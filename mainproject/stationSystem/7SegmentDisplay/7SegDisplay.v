==> flow/design.v <==
module SSEG_Display(
    input displayCLK, display,
    input [7:0] decimalTemp,
    output [3:0] A,
    output reg [7:0] sseg = 8'hFF
    );
    reg [1:0] ASEL = 0; 
    always@(posedge displayCLK) begin
        ASEL = ASEL + 1;
    end
    wire [7:0] SSEG3, SSEG2;
    digitDriver Digit3(decimalTemp[7:4], SSEG3);
    digitDriver Digit2(decimalTemp[3:0], SSEG2);
    reg [7:0] SSEG1 = 8'b11111111;  
    reg [7:0] SSEG0 = 8'b01100011;  
    always@(ASEL, SSEG2, SSEG3) begin 
        case (ASEL)
            0: sseg <= SSEG0;
            1: sseg <= SSEG1;
            2: sseg <= SSEG2;
            3: sseg <= SSEG3;
        endcase
    end
    assign A[3] = ~(display &  ASEL[1] &  ASEL[0]);
    assign A[2] = ~(display &  ASEL[1] & ~ASEL[0]);
    assign A[1] = ~(display & ~ASEL[1] &  ASEL[0]);
    assign A[0] = ~(display & ~ASEL[1] & ~ASEL[0]);
endmodule
module digitDriver(
    input [3:0] num,
    output reg [7:0] SSEG
);
    always@(num) begin
        case (num)
            0:  SSEG <= 8'b00000011;
            1:  SSEG <= 8'b10011111;
            2:  SSEG <= 8'b00100101;
            3:  SSEG <= 8'b00001101;
            4:  SSEG <= 8'b10011001;
            5:  SSEG <= 8'b01001001;
            6:  SSEG <= 8'b01000001;
            7:  SSEG <= 8'b00011111;
            8:  SSEG <= 8'b00000001;
            9:  SSEG <= 8'b00001001;
            10: SSEG <= 8'b01111110; 
            11: SSEG <= 8'b10111110;
            12: SSEG <= 8'b11011110;
            13: SSEG <= 8'b11101110;
            14: SSEG <= 8'b11110110;
            15: SSEG <= 8'b11111111;  
        endcase
    end
endmodule
# Tool chain data of SSEG_Display
# The steps from the RTL of SSEG_Display to its reports follow in flow order.
# Lines are those of the file above, counted from 1.
# Operators carry their Yosys type and port widths (W data, S select, Z words).
# Library cell names are shortened.
# The mark -- stands for no value.
dict set report inputs {
  top {SSEG_Display}
  clock_port {displayCLK}
  library {sky130hd}
  corner {tt_025C_1v80}
}

# Word level
# Source: Yosys, flattened and elaborated, memories not mapped. Widths are those after wreduce; folded enables and synchronous resets count as part of the registers. Registers that Yosys merges into a memory's read port (data or address) are not register bits. Print and check cells do not count. Equal cells are merged and count once.
# Memory sizes are those after Yosys's memory passes, which may raise the word count (mostly to a power of two), join words into wider ones and drop unused or constant bits.
dict set report bits {
  n_memories 2
  out_inout_bits 12
  wordCells 21
  ram_bits 0
  clocked_rd_ports_x_width 0
  reg_bits 2
  romBits 256
  latchBits 0
}
# name words word_bits read_ports write_ports line
set memory_table {}
lappend memory_table {{(no name shown)} 16 8 1 0 34} ;# case (num)
lappend memory_table {{(no name shown)} 16 8 1 0 34}
dict set report op_classes {
  bitwise 12
  equal 3
  reduce_and_logical 1
  compare 0
  n_div 0
  n_mul 0
  shift 0
  n_mux 1
  n_addsub 1
}
# cell n
set ops {}
lappend ops {{$pmux W8 S4} 1}
lappend ops {{$and A1 B1 Y1} 6}
lappend ops {{$not A1 Y1} 6}
lappend ops {{$eq A2 B2 Y1 const B} 2}
lappend ops {{$add A2 B1 Y2 const B} 1}
lappend ops {{$eq A2 B1 Y1 const B} 1}
lappend ops {{$logic_not A2 Y1} 1}

# Logic depth
# Longest topological path by Yosys (ltp), each cell counted once; first at word level (registers and memories cut), then after technology mapping (sequential cells cut; the memories' decode and read muxes count).
dict set report logic_depth {
  ltp_word 4
  abc_area 1
  mapped_depth 10
  ltp_nobuf 10
}

# Mapped cells and area
# Yosys stat after the flow's synthesis: flattened, memories mapped to cells. It holds for the ABC_AREA given above (unset counts as 0); a run with the other value may have another netlist.
# Totals and module areas in this step are rounded.
dict set report mapped {
  stdcells 129
  ffs 2
  sequential_area_um2 40.0
  synth_area_um2 707
}
# type n type_area_um2
set by_type {}
lappend by_type {nand2_1 57 213.955}
lappend by_type {ha_1 13 162.656}
lappend by_type {nand3_1 13 65.062}
lappend by_type {inv_1 14 52.55}
lappend by_type {dfxtp_1 2 40.038}
lappend by_type {a21oi_1 7 35.034}
lappend by_type {nor2_1 7 26.275}
lappend by_type {o211ai_1 3 22.522}
lappend by_type {o21ai_0 3 15.014}
lappend by_type {clkbuf_8 1 13.763}
lappend by_type {buf_6 1 11.261}
lappend by_type {a21oi_2 1 8.758}
lappend by_type {a21boi_1 1 7.507}
lappend by_type {buf_4 1 7.507}
lappend by_type {inv_2 2 7.507}
lappend by_type {nand2_2 1 6.256}
lappend by_type {nor2_2 1 6.256}
lappend by_type {o21ai_1 1 5.005}

# Path before layout
# Source: OpenSTA report_checks on the synthesized netlist (no wires, ideal clock, input and output delay 20% of the period each), path of least setup slack; recovery checks are left aside. Register names are those of the netlist, which keeps one name where synthesis merged equal registers.
dict set report synth_path {
  kind {register to output}
  from {reg ASEL[1]}
  to {out sseg[5]}
  tclk_ps 1650
  path_buffers 0
  arrival_ps 1098
  output_delay_ps 330
  delay_ps 1098
  driving_pins 8
  path_slack_ps 222
  period_less_setup_slack_ps 1428
}
# "delay_ps" = arrival - input delay + setup time.
# A path that ends at an output port has no setup time.
# "driving_pins" counts driving pins, that of a launching flip-flop among them; a cell with two outputs on the path counts twice.
# "period_less_setup_slack_ps" is the clock period less the worst setup slack; recovery checks do not enter. This is arithmetic on one report: input and output delays are still those of the set period (20% each).
# The rows between start and end are the longest chain of elaborated cells between them; the timing report does not say that the signal goes this way. Where chains are equally long, one stands for them.
# A line is the first line of the expression or statement that the cell stems from. Yosys adds cells for indexed reads and writes and turns some case tables into memories.
dict set report synth_between {
  cell_sequence {dfxtp_1 -> ha_1 -> inv_1 -> a21oi_1 -> nand3_1 -> nand2_1 -> nand2_1 -> nand2_1}
  elab_chain_len 2
}
# item line
set synth_rtl {}
lappend synth_rtl {{from (decl)} 7} ;# reg [1:0] ASEL = 0;
lappend synth_rtl {{from (assign)} 9} ;# ASEL = ASEL + 1;
lappend synth_rtl {{$eq A2 B2 Y1} 17} ;# case (ASEL)
lappend synth_rtl {{$pmux W8 S4} 17}
lappend synth_rtl {{to (decl)} 5} ;# output reg [7:0] sseg = 8'hFF

# Timing after layout
# Path of least setup slack in the final report of job 1 (OpenROAD, finished layout, wires in). Where an end is a register, its clock arrival counts in the times.
# The path's times are printed in steps of 10 ps; the period is the one set.
dict set report layout_path {
  kind {input to output}
  from {in decimalTemp[0]}
  to {out sseg[4]}
  in_delay_ps 460
  driving_pins 12
  path_buffers 3
  path_slack_ps 390
  output_delay_ps 460
  arrival_ps 1450
  tclk_ps 2300
}
# The rows between start and end are the longest chain of elaborated cells between them; the timing report does not say that the signal goes this way. Where chains are equally long, one stands for them.
# The chain passes a memory read, where the word-level depth is cut; so it can be longer than that depth.
dict set report layout_between {
  cell_sequence {buf_4 -> buf_6 -> ha_4 -> inv_2 -> nand2_1 -> nand3_1 -> nand2_1 -> nand2_1 -> nand2_1 -> nand2_1 -> nand2_1 -> buf_2}
  elab_chain_len 2
}
# item line
set layout_rtl {}
lappend layout_rtl {{from (decl)} 3} ;# input [7:0] decimalTemp,
lappend layout_rtl {{$mem_v2 Z16 W8} 34} ;# case (num)
lappend layout_rtl {{$pmux W8 S4} 17} ;# case (ASEL)
lappend layout_rtl {{to (decl)} 5} ;# output reg [7:0] sseg = 8'hFF

--- measured runs ---
Record of 2 stored runs of the RTL-to-layout flow on SSEG_Display, platform sky130hd. The runs are unordered. Constraints: input delay and output delay 20% of the set period each, output load 0.01 pF.
"achieved_period_ps" means the clock period less the worst setup slack. The figure is calculated, with input and output delays left at 20% of the set period.
"worstPathTime_ps": the worst setup path's part of the clock period (all of it between registers, 20% less for each end at a port) less its slack. A launch clock that arrives late makes it longer, a capture clock that arrives late makes it shorter.
"power_total_uw" is the tool's figure for a default switching activity; nothing was simulated.
"worstPathTime_ps" is known to 10 ps.
The results are shown rounded.

[flow] job 1: files
==> flow/run.sh <==
#!/bin/bash
# the make line also repeats the synthesis and layout settings of config.mk as NAME=value (left out here)
make -C /OpenROAD-flow-scripts/flow DESIGN_CONFIG=/design/flow/config.mk WORK_HOME=/design/flow/orfs CLKGATE_MAP_FILE= finish
==> flow/config.mk <==
export PLATFORM = sky130hd
export DESIGN_NAME = SSEG_Display
export DESIGN_NICKNAME = SSEG_Display
export VERILOG_FILES = /design/flow/design.v
export SDC_FILE = /design/flow/constraint.sdc
export NUM_CORES = 4
export LEC_CHECK = 0
export ABC_AREA = 1
export CAP_MARGIN = 30
export CELL_PAD_IN_SITES_GLOBAL_PLACEMENT = 1
export CORE_MARGIN = 9
export CORE_UTILIZATION = 42
export GPL_ROUTABILITY_DRIVEN = 0
export HOLD_SLACK_MARGIN = 0.2
export PLACE_DENSITY_LB_ADDON = 0.08
export SETUP_SLACK_MARGIN = 0.34
export SLEW_MARGIN = 20
==> flow/constraint.sdc <==
create_clock -name core_clock -period 2.3 [get_ports {displayCLK}]
set_input_delay 0.4600 -clock core_clock [delete_from_list [all_inputs] [get_ports {displayCLK}]]
set_output_delay 0.4600 -clock core_clock [all_outputs]
set_load 0.01 [all_outputs]

[flow] job 1: metrics
[metrics] finalCellArea_um2 = 1250
[metrics] design.die.area_um2 = 3480
[metrics] fin_tns_ps = 0
[metrics] worstPathTime_ps = 990
[metrics] worstPathKind = input to output
[metrics] power_total_uw = 266
[metrics] achieved_period_ps = 1907
[metrics] utilization_frac = 0.814
[metrics] synthArea_um2 = 707
[metrics] worst_hold_slack_ps = 443
[metrics] worstSetupSlack_ps = 393

[flow] job 2: files
==> flow/run.sh <==
#!/bin/bash
# the make line also repeats the synthesis and layout settings of config.mk as NAME=value (left out here)
make -C /OpenROAD-flow-scripts/flow DESIGN_CONFIG=/design/flow/config.mk WORK_HOME=/design/flow/orfs CLKGATE_MAP_FILE= finish
==> flow/config.mk <==
export PLATFORM = sky130hd
export DESIGN_NAME = SSEG_Display
export DESIGN_NICKNAME = SSEG_Display
export VERILOG_FILES = /design/flow/design.v
export SDC_FILE = /design/flow/constraint.sdc
export NUM_CORES = 4
export LEC_CHECK = 0
export CAP_MARGIN = 5
export CORE_MARGIN = 7
export CORE_UTILIZATION = 16
export CTS_CLUSTER_DIAMETER = 302
export CTS_CLUSTER_SIZE = 13
export MIN_ROUTING_LAYER = met1
export PLACE_DENSITY_LB_ADDON = 0.16
export SETUP_SLACK_MARGIN = 0.59
export SLEW_MARGIN = 20
==> flow/constraint.sdc <==
create_clock -name core_clock -period 2.44 [get_ports {displayCLK}]
set_input_delay 0.4880 -clock core_clock [delete_from_list [all_inputs] [get_ports {displayCLK}]]
set_output_delay 0.4880 -clock core_clock [all_outputs]
set_load 0.01 [all_outputs]

[flow] job 2: metrics
[metrics] finalCellArea_um2 = 1470
[metrics] design.die.area_um2 = 6390
[metrics] fin_tns_ps = 0
[metrics] worstPathTime_ps = 1160
[metrics] worstPathKind = input to output
[metrics] power_total_uw = 307
[metrics] achieved_period_ps = 2136
[metrics] utilization_frac = 0.36
[metrics] synthArea_um2 = 696
[metrics] worst_hold_slack_ps = 501
[metrics] worstSetupSlack_ps = 304
--- end ---
