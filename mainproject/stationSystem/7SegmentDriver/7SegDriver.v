==> flow/design.v <==
module SSegDriver(
    input CLK,
    input CorrectStation,
    input [11:0] digitalTemp,
    input ready,
    output reg [7:0] decimalTemp = 0,
    output display);
    reg [11:0] capture = 0;
    reg [7:0]  y = 0;
    reg busy = 0;
    localparam IDLE =        0;
    localparam CAPTURE =     1;
    localparam DIVISION =    2;
    localparam OUTPUT =      3;
    reg [2:0] state = IDLE;
    assign display = CorrectStation;
    always@(posedge CLK) begin
        case (state)
            IDLE: begin
                case (CorrectStation) 
                    0: state = IDLE;
                    1: state = CAPTURE;
                endcase
            end
            CAPTURE: begin
                busy    <= 1;
                y       <= 0;
                decimalTemp = 8'hFF; 
                case (ready)
                    0: begin  
                        capture <= 0;
                        state   <= CAPTURE;
                    end
                    1: begin
                        capture = digitalTemp;
                        state   <= (capture >= 68) ? DIVISION : OUTPUT;
                    end
                endcase
            end
            DIVISION: begin
                capture = capture - 68;
                case (y[3:0]) 
                    9: begin
                        y[3:0] = 0;
                        y[7:4] = y[7:4] + 1;
                    end
                    default: y = y + 1;
                endcase
                state = (capture >= 68) ? DIVISION : OUTPUT;
            end
            OUTPUT: begin
                busy <= 0;
                decimalTemp <= y;
                case (CorrectStation)
                    0: state = IDLE; 
                    1: state = OUTPUT; 
                endcase
            end
            default: begin  
                busy        <= 0;
                y           <= 0;
                decimalTemp <= 8'hFF;
                capture     <= 0;
                state       <= IDLE; 
            end
        endcase
    end
endmodule
-- Step by step through the tools: SSegDriver
The steps from the RTL of SSegDriver to its reports follow in flow order.
Line numbers count from 1 in the design file above.
Not given: n/a
- top: SSegDriver
- clock: CLK
- library: sky130hd
- corner: tt_025C_1v80

-- Word level
Yosys after proc, flatten, opt, wreduce and memory -nomap, before mapping. Memory bits, and registers merged into a memory's read port (data or address), are not among the register bits. Print and check cells are not counted. Equal cells are merged and count once.
- bits in registers: 31
- output and inout bits: 9
- noted cells after elaboration: 30
- noted $add $sub $neg: 3
- magnitude comparators: 2
- eq/ne operators at 4
- mux-type cells: 12
- bitwise gates (word level): 2
- noted reduce/logical cells: 3
- operators with widths (kind ; count):
    case mux 12 bit (select 3 bit) ; 1
    case mux 8 bit (select 2 bit) ; 2
    greater-or-equal comparator 12 x 7 -> 1 bit (second input constant) ; 2
    case mux 12 bit (select 2 bit) ; 1
    case mux 3 bit (select 2 bit) ; 3
    subtractor 12 x 7 -> 12 bit (second input constant) ; 1
    case mux 3 bit (select 4 bit) ; 1
    adder 8 x 1 -> 8 bit (second input constant) ; 1
    2-to-1 mux 4 bit ; 2
    equality test 3 x 2 -> 1 bit (second input constant) ; 2
    OR reduction 2 bit ; 2
    adder 4 x 1 -> 4 bit (second input constant) ; 1
    equality test 4 bit (second input constant) ; 1
    equality test 3 x 1 -> 1 bit (second input constant) ; 1
    logical NOT 3 bit ; 1
    NOT 1 bit ; 2
    2-to-1 mux 1 bit ; 2

-- Depth
Longest topological path by Yosys (ltp), each cell counted once; first at word level (registers and memories cut), then after technology mapping (sequential cells cut; the memories' decode and read muxes count).
- depth after elaboration at 4
- noted ABC_AREA: 0
- mapped depth: 7
- noted mapped depth without buffers: 7

-- Netlist
Source: synth_stat.txt of the flow (Yosys; design flattened, memories mapped). It holds for the ABC_AREA given above (unset counts as 0); a run with the other value may have another netlist.
Totals and module areas in this step are rounded.
- cells by type (cell ; count ; area in all (um2)):
    sky130_fd_sc_hd__edfxtp_1 ; 28 ; 840.806
    sky130_fd_sc_hd__ha_1 ; 10 ; 125.12
    sky130_fd_sc_hd__nand2_1 ; 21 ; 78.826
    sky130_fd_sc_hd__xnor2_1 ; 9 ; 78.826
    sky130_fd_sc_hd__o21ai_0 ; 11 ; 55.053
    sky130_fd_sc_hd__nand2b_1 ; 8 ; 50.048
    sky130_fd_sc_hd__dfxtp_1 ; 2 ; 40.038
    sky130_fd_sc_hd__and2_1 ; 6 ; 37.536
    sky130_fd_sc_hd__xor2_1 ; 4 ; 35.034
    sky130_fd_sc_hd__nor2_1 ; 8 ; 30.029
    sky130_fd_sc_hd__a2111oi_4 ; 1 ; 27.526
    sky130_fd_sc_hd__a21oi_1 ; 4 ; 20.019
    sky130_fd_sc_hd__nand3_1 ; 4 ; 20.019
    sky130_fd_sc_hd__inv_1 ; 5 ; 18.768
    sky130_fd_sc_hd__o41ai_1 ; 2 ; 17.517
    sky130_fd_sc_hd__nand4_1 ; 2 ; 12.512
    sky130_fd_sc_hd__clkbuf_1 ; 3 ; 11.261
    sky130_fd_sc_hd__or3b_4 ; 1 ; 11.261
Other cell types: 12; their cells: 14.
- noted cell count: 143
- mapped area at 0.00161 mm2
- area of sequential cells: 0.000881 mm2
- flip-flops: 30
- buffers: 4

-- Path before layout
Source: OpenSTA report_checks on the synthesized netlist (no wires, ideal clock, input and output delay 20% of the period each), path of least setup slack; recovery checks are left aside. Register names are those of the netlist, which keeps one name where synthesis merged equal registers.
- path kind: reg-to-reg
- start: register capture[2]
- end: register capture[10]
- period: 3.54 ns
- time at the first pin at 0.000 ns
- noted arrival: 1.665 ns
- required time: 3.278 ns
- noted setup slack: 1.613 ns
- noted delay of the path: 1.927 ns
- stages on the path: 7
- path buffers: 0
- period reached after synthesis at 1.927 ns
"delay of the path" = arrival - input delay + setup time.
"stages on the path" counts driving pins, that of a launching flip-flop among them; a cell with two outputs on the path counts twice.
"period reached after synthesis" is the clock period less the worst setup slack; recovery checks do not enter. This is arithmetic on one report: input and output delays are still those of the set period (20% each).
Between the ends stands the longest chain of elaborated cells between them, by number of cells; it is not shown to be the way that was timed. Of several equally long chains one is given.
Each line given opens the expression or statement behind the cell; cells for indexed reads and writes are added by Yosys, which also makes memories of some case tables.
A register here has more assigning lines than the two given.
- cell sequence: sky130_fd_sc_hd__edfxtp_1 sky130_fd_sc_hd__inv_1 sky130_fd_sc_hd__ha_1 sky130_fd_sc_hd__or3b_4 sky130_fd_sc_hd__a2111oi_4 sky130_fd_sc_hd__xnor2_1 sky130_fd_sc_hd__o21ai_1
- length of the longest elaborated chain: 2
- elaborated cells on any way between the ends at 2
- source lines of those cells: 2
- those cells by class: add/sub (1); mux (1)
- RTL lines, path post-synthesis (item ; line ; text):
    start, declared ; 8 ; reg [11:0] capture = 0;
    start, assigned ; 35 ; capture = digitalTemp;
    start, assigned ; 41 ; capture = capture - 68;
    subtractor 12 x 7 -> 12 bit ; 41 ;
    case mux 12 bit (select 3 bit) ; 18 ; case (state)
    end, assigned ; 35 ;
    end, assigned ; 41 ;
    end, declared ; 8 ;

-- Timing after layout
Path of least setup slack in the final report of flow run A (OpenROAD, finished layout, wires in). Where an end is a register, its clock arrival counts in the times.
- path kind: input-to-output
- start: input CorrectStation
- end: output display
- period: 2.99 ns
- time at the first pin at 0.60 ns
- noted arrival: 1.66 ns
- required time: 2.39 ns
- noted setup slack: 0.73 ns
- stages on the path: 2
- path buffers: 2
- cell sequence: sky130_fd_sc_hd__clkdlybuf4s50_1 sky130_fd_sc_hd__clkdlybuf4s50_1
- length of the longest elaborated chain: 0
- elaborated cells on any way between the ends at 0
- source lines of those cells: 0
- RTL lines, path after layout (item ; line ; text):
    start, declared ; 3 ; input CorrectStation,
    end, declared ; 7 ; output display);

Subject: flow runs of SSegDriver

Hi,

Design SSegDriver on sky130hd. What follows are 2 stored runs of the flow, each under its own settings; their order means nothing. The constraints put input and output delay at 20% of the set period each and load the outputs with 0.01 pF.
"period achieved" means the clock period less the worst setup slack. The figure is calculated, with input and output delays left at 20% of the set period.
"time on the worst setup path" is the time allowed to the run's worst setup path (the clock period less input and output delay, where it has them) less its slack. Clock arrival times count: a late capture clock shortens it, a late launch clock lengthens it.
"total power after layout": no workload was simulated; the value follows from the tool's default switching activity.
Measured values are rounded.

Flow run A
Settings were period_ns = 2.99; CORE_UTILIZATION = 59; CORE_MARGIN = 7; GPL_TIMING_DRIVEN = 1; GPL_ROUTABILITY_DRIVEN = 1; CTS_CLUSTER_SIZE = 73; CAP_MARGIN = 40; SLEW_MARGIN = 25; MIN_ROUTING_LAYER = met1; MAX_ROUTING_LAYER = met5
- overall die area: 0.00439 mm2
- noted the Yosys chip area after synthesis: 0.00161 mm2
- total power after layout: 2.00 mW
- noted the standard-cell area of the final layout: 0.00192 mm2
- worst setup slack after layout: 0.730 ns
- time on the worst setup path: 1.06 ns
- critical path type: input-to-output
- noted the period achieved: 2.260 ns
- post-route utilization at 0.761
- total negative setup slack: 0.000 ns
- post-route worst hold slack at 0.579 ns

Flow run B
Settings were period_ns = 2.14; SETUP_SLACK_MARGIN = 0.19; CAP_MARGIN = 20; CORE_MARGIN = 2; CORE_UTILIZATION = 40; SLEW_MARGIN = 20
- total power after layout: 3.24 mW
- noted the period achieved: 1.948 ns
- total negative setup slack: 0.000 ns
- noted the standard-cell area of the final layout: 0.0021 mm2
- post-route utilization at 0.532
- time on the worst setup path: 1.95 ns
- critical path type: reg-to-reg
- worst setup slack after layout: 0.192 ns
- overall die area: 0.00456 mm2
- post-route worst hold slack at 0.588 ns
- noted the Yosys chip area after synthesis: 0.00161 mm2

Regards
